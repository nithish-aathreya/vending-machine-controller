==> flow/design.v <==
module vending(
    input logic clk, reset, coin_in,
    input logic [3:0] coin_value,
    output logic [3:0] refund,
    output logic [3:0] push
);
typedef enum logic [1:0] {
    S0 = 2'b00,  
    S1 = 2'b01,  
    S2 = 2'b10, 
    S3 = 2'b11  
} state_t;
state_t state, next_state;
logic [3:0] total_amount; 
parameter IDLE = 4'b1000, ITEM_SEL = 4'b0100, DISPENSE = 4'b0010, REFUND_SIG = 4'b0001;
always_ff @(posedge clk or posedge reset) begin
    if (reset)
        state <= S0;  
    else
        state <= next_state;
end
always_comb begin
    next_state = state;  
    case (state)
        S0: if (coin_in) next_state = S1;   
        S1: begin
            if (total_amount >= 4'b0101) 
                next_state = S2;   
            else 
                next_state = S3;   
        end
        S2: begin
            if (total_amount > 4'b0101) 
                next_state = S3;   
            else 
                next_state = S0;   
        end
        S3: next_state = S0;  
    endcase
end
always_ff @(posedge clk or posedge reset) begin
    if (reset) begin
        push <= IDLE;
        refund <= 4'b0000;
        total_amount <= 4'b0000;
    end else begin
        case (state)
            S0: begin
                push <= IDLE;
                if (coin_in) total_amount <= total_amount + coin_value;   
            end
            S1: begin
                push <= ITEM_SEL;
            end
            S2: begin
                push <= DISPENSE;
                if (total_amount <= 4'b0101) 
                    total_amount <= 4'b0000; 
            end
            S3: begin
                push <= REFUND_SIG;
                refund <= (total_amount > 4'b0101) ? (total_amount - 4'b0101) : total_amount;  
                total_amount <= 4'b0000;  
            end
            default: push <= IDLE;
        endcase
    end
end
endmodule
Tool chain data of vending
Tool output for the design above, in the order of the flow.
Lines are those of the file above, counted from 1.
Cell names lack the library's common part.
{"block": "setup", "design": "vending", "clk_port": "clk", "cell_library": "sky130hd", "lib_corner": "tt_025C_1v80"}

Elaborated design
Yosys after proc, flatten, opt, wreduce and memory -nomap, before mapping. Memory bits, and registers merged into a memory's read port (data or address), are not among the register bits. Print and check cells are not counted. Equal cells are merged and count once.
{"block": "classes", "addsub": 2, "multipliers": 0, "div_mod_pow": 0, "cmp": 3, "equal": 5, "shifts": 0, "n_mux": 9, "logic": 0, "reduce_logical": 3}
{"block": "op_table", "cell": "4-bit parallel mux with 4-bit select", "count": 1}
{"block": "op_table", "cell": "4-bit parallel mux with 3-bit select", "count": 1}
{"block": "op_table", "cell": "4-bit two-way mux", "count": 3}
{"block": "op_table", "cell": "2-bit parallel mux with 4-bit select", "count": 1}
{"block": "op_table", "cell": "2-bit == test with constant B", "count": 2}
{"block": "op_table", "cell": "2-bit != test with constant B", "count": 2}
{"block": "op_table", "cell": "4-bit by 3-bit subtractor with 4-bit output with constant B", "count": 1}
{"block": "op_table", "cell": "4-bit by 3-bit greater-or-equal comparator with 1-bit output with constant B", "count": 1}
{"block": "op_table", "cell": "4-bit by 3-bit greater-than comparator with 1-bit output with constant B", "count": 1}
{"block": "op_table", "cell": "4-bit by 3-bit <= comparator with 1-bit output with constant B", "count": 1}
{"block": "op_table", "cell": "4-bit adder", "count": 1}
{"block": "op_table", "cell": "2-bit two-way mux", "count": 2}
{"block": "op_table", "cell": "3-bit AND reduction", "count": 1}
{"block": "op_table", "cell": "3-bit nonzero test", "count": 1}
{"block": "op_table", "cell": "2-bit by 1-bit == test with 1-bit output with constant B", "count": 1}
{"block": "op_table", "cell": "2-bit logical NOT", "count": 1}
{"block": "op_table", "cell": "1-bit two-way mux", "count": 1}
{"block": "word_totals", "register_bits": 14, "latch_bits": 0, "mem_bits_rw": 0, "romBits": 0, "clocked_rd_ports_x_width": 0, "n_memories": 0, "inputBits": 7, "out_inout_bits": 8, "elab_cells": 26}

Longest topological paths
Longest topological path by Yosys (ltp), each cell counted once; first at word level (registers and memories cut), then after technology mapping (sequential cells cut; the memories' decode and read muxes count).
{"block": "logic_depth", "word_depth": 3, "ABC_AREA": 0, "mapped_depth": 6}

Synthesis result
Yosys stat after the flow's synthesis: flattened, memories mapped to cells. It holds for the ABC_AREA given above (unset counts as 0); a run with the other value may have another netlist.
{"block": "by_type", "cell_type": "dfrtp_1", "count": 14}
{"block": "by_type", "cell_type": "ha_1", "count": 5}
{"block": "by_type", "cell_type": "dfstp_2", "count": 2}
{"block": "by_type", "cell_type": "o21ai_0", "count": 6}
{"block": "by_type", "cell_type": "mux2_2", "count": 2}
{"block": "by_type", "cell_type": "nand2_1", "count": 6}
{"block": "by_type", "cell_type": "nor4_4", "count": 1}
{"block": "by_type", "cell_type": "fa_1", "count": 1}
{"block": "by_type", "cell_type": "mux2i_1", "count": 2}
{"block": "by_type", "cell_type": "inv_1", "count": 5}
{"block": "by_type", "cell_type": "nor2b_1", "count": 3}
{"block": "by_type", "cell_type": "xor2_1", "count": 2}
{"block": "by_type", "cell_type": "and4bb_4", "count": 1}
{"block": "by_type", "cell_type": "a21oi_1", "count": 3}
{"block": "by_type", "cell_type": "nor3_1", "count": 3}
{"block": "by_type", "cell_type": "and2_1", "count": 2}
{"block": "by_type", "cell_type": "and4bb_2", "count": 1}
{"block": "by_type", "cell_type": "nor3b_2", "count": 1}
Not listed: further types 13, cells in them 18.
{"block": "mapped", "stdcells": 78, "yosys_area_um2": 847.1, "sequential_area_um2": 402.9, "flip_flops": 16}

Path before layout
OpenSTA on the mapped netlist: ideal clock, no wires. The path of least setup slack (recovery checks aside). Input and output delay are each 20% of the period. Register names are those of the netlist, which keeps one name where synthesis merged equal registers.
{"block": "synth_timing", "kind": "flip-flop to flip-flop", "from": "register total_amount[1]", "to": "register total_amount[3]", "clock_period_ns": 1.87, "arrival_time_ns": 1.446, "path_slack_ns": 0.303, "path_delay_ns": 1.567, "driving_pins": 7, "path_buffers": 0, "synth_period_reached_ns": 1.567}
"path_delay_ns" is the arrival time less input delay plus setup time.
"driving_pins" counts driving pins, that of a launching flip-flop among them; a cell with two outputs on the path counts twice.
"synth_period_reached_ns" = period - worst setup slack (recovery checks aside). The figure is calculated, with input and output delays left at 20% of the set period.
Between the ends stands the longest chain of elaborated cells between them, by number of cells; it is not shown to be the way that was timed. Of several equally long chains one is given.
Each line given opens the expression or statement behind the cell; cells for indexed reads and writes are added by Yosys, which also makes memories of some case tables.
At most two assigning lines are given for a register; there are more.
{"block": "synth_via", "cell_sequence": "dfrtp_1 inv_1 ha_1 and4bb_4 nor4_4 nand2_1 o22a_1", "elab_chain_len": 3, "cells_between": 7, "cone_lines": 3, "cone_classes": "add/sub (1); compare (1); eq/ne (1); mux (3); reduce/logical (1)"}
{"block": "synth_lines", "item": "start: declaration", "line_no": 14, "text": "logic [3:0] total_amount;"}
{"block": "synth_lines", "item": "start: assignment", "line_no": 45, "text": "total_amount <= 4'b0000;"}
{"block": "synth_lines", "item": "start: assignment", "line_no": 50, "text": "if (coin_in) total_amount <= total_amount + coin_value;"}
{"block": "synth_lines", "item": "4-bit by 3-bit <= comparator with 1-bit output", "line_no": 57, "text": "if (total_amount <= 4'b0101)"}
{"block": "synth_lines", "item": "4-bit two-way mux", "line_no": 57}
{"block": "synth_lines", "item": "4-bit parallel mux with 3-bit select", "line_no": 47, "text": "case (state)"}
{"block": "synth_lines", "item": "end: assignment", "line_no": 45}
{"block": "synth_lines", "item": "end: assignment", "line_no": 50}
{"block": "synth_lines", "item": "end: declaration", "line_no": 14}

Timing after layout
Path of least setup slack in the final report of flow run 1 (OpenROAD, finished layout, wires in). Where an end is a register, its clock arrival counts in the times.
{"block": "layout_timing", "kind": "flip-flop to flip-flop", "from": "register total_amount[0]", "to": "register total_amount[3]", "clock_period_ns": 1.6, "arrival_time_ns": 2.06, "path_slack_ns": -0.21, "driving_pins": 7, "path_buffers": 1}
Between the ends stands the longest chain of elaborated cells between them, by number of cells; it is not shown to be the way that was timed. Of several equally long chains one is given.
At most two assigning lines are given for a register; there are more.
{"block": "layout_via", "cell_sequence": "dfrtp_2 buf_4 ha_1 a21o_1 a21oi_2 mux2i_1 o22a_1", "elab_chain_len": 3, "cells_between": 7, "cone_lines": 3, "cone_classes": "add/sub (1); compare (1); eq/ne (1); mux (3); reduce/logical (1)"}
{"block": "layout_lines", "item": "start: declaration", "line_no": 14, "text": "logic [3:0] total_amount;"}
{"block": "layout_lines", "item": "start: assignment", "line_no": 45, "text": "total_amount <= 4'b0000;"}
{"block": "layout_lines", "item": "start: assignment", "line_no": 50, "text": "if (coin_in) total_amount <= total_amount + coin_value;"}
{"block": "layout_lines", "item": "4-bit by 3-bit <= comparator with 1-bit output", "line_no": 57, "text": "if (total_amount <= 4'b0101)"}
{"block": "layout_lines", "item": "4-bit two-way mux", "line_no": 57}
{"block": "layout_lines", "item": "4-bit parallel mux with 3-bit select", "line_no": 47, "text": "case (state)"}
{"block": "layout_lines", "item": "end: assignment", "line_no": 45}
{"block": "layout_lines", "item": "end: assignment", "line_no": 50}
{"block": "layout_lines", "item": "end: declaration", "line_no": 14}

Memo
Re: implementation data of vending

Top module vending; platform sky130hd; tools Yosys and OpenROAD; 2 stored runs in no particular order. Input and output delays are each 20% of the period that was set; the output load is 0.01 pF.
"period_reached_ns" is the run's clock period less its worst setup slack. It is reckoned from that one timing run; input and output delays stay at 20% of the period that was set.
"worst_path_ns" = time allowed to the worst setup path (clock period - input delay - output delay, where it has them) - its slack; a late launch clock adds to it, a late capture clock takes from it.
"power.total_w": no workload was simulated; the value follows from the tool's default switching activity.

{"run": "flow run 1", "settings": { "period_ns": 1.6, "CORE_UTILIZATION": 62, "CAP_MARGIN": 20, "CORE_MARGIN": 2, "SLEW_MARGIN": 20 }, "results": { "synthesis_area_um2": 847.1, "total_die_area_um2": 1677.7, "stdcell_area_um2": 1227.4, "final_util_pct": 95.5, "timing.setup.ws_ns": -0.212, "tns_setup_ns": -0.757, "power.total_w": 0.0007301, "period_reached_ns": 1.812, "worst_path_ns": 1.81, "worst_setup_path_type": "flip-flop to flip-flop" }}
{"run": "flow run 2", "settings": { "period_ns": 1.13, "CORE_UTILIZATION": 28, "SETUP_SLACK_MARGIN": 0.14, "PLACE_DENSITY_LB_ADDON": 0.28, "GPL_TIMING_DRIVEN": 0, "GPL_ROUTABILITY_DRIVEN": 0, "CAP_MARGIN": 10, "SLEW_MARGIN": 25, "CORE_MARGIN": 2 }, "results": { "synthesis_area_um2": 847.1, "total_die_area_um2": 3481.0, "stdcell_area_um2": 1203.7, "final_util_pct": 42.9, "timing.setup.ws_ns": -0.377, "tns_setup_ns": -3.066, "power.total_w": 0.001001, "period_reached_ns": 1.507, "worst_path_ns": 1.51, "worst_setup_path_type": "flip-flop to flip-flop" }}
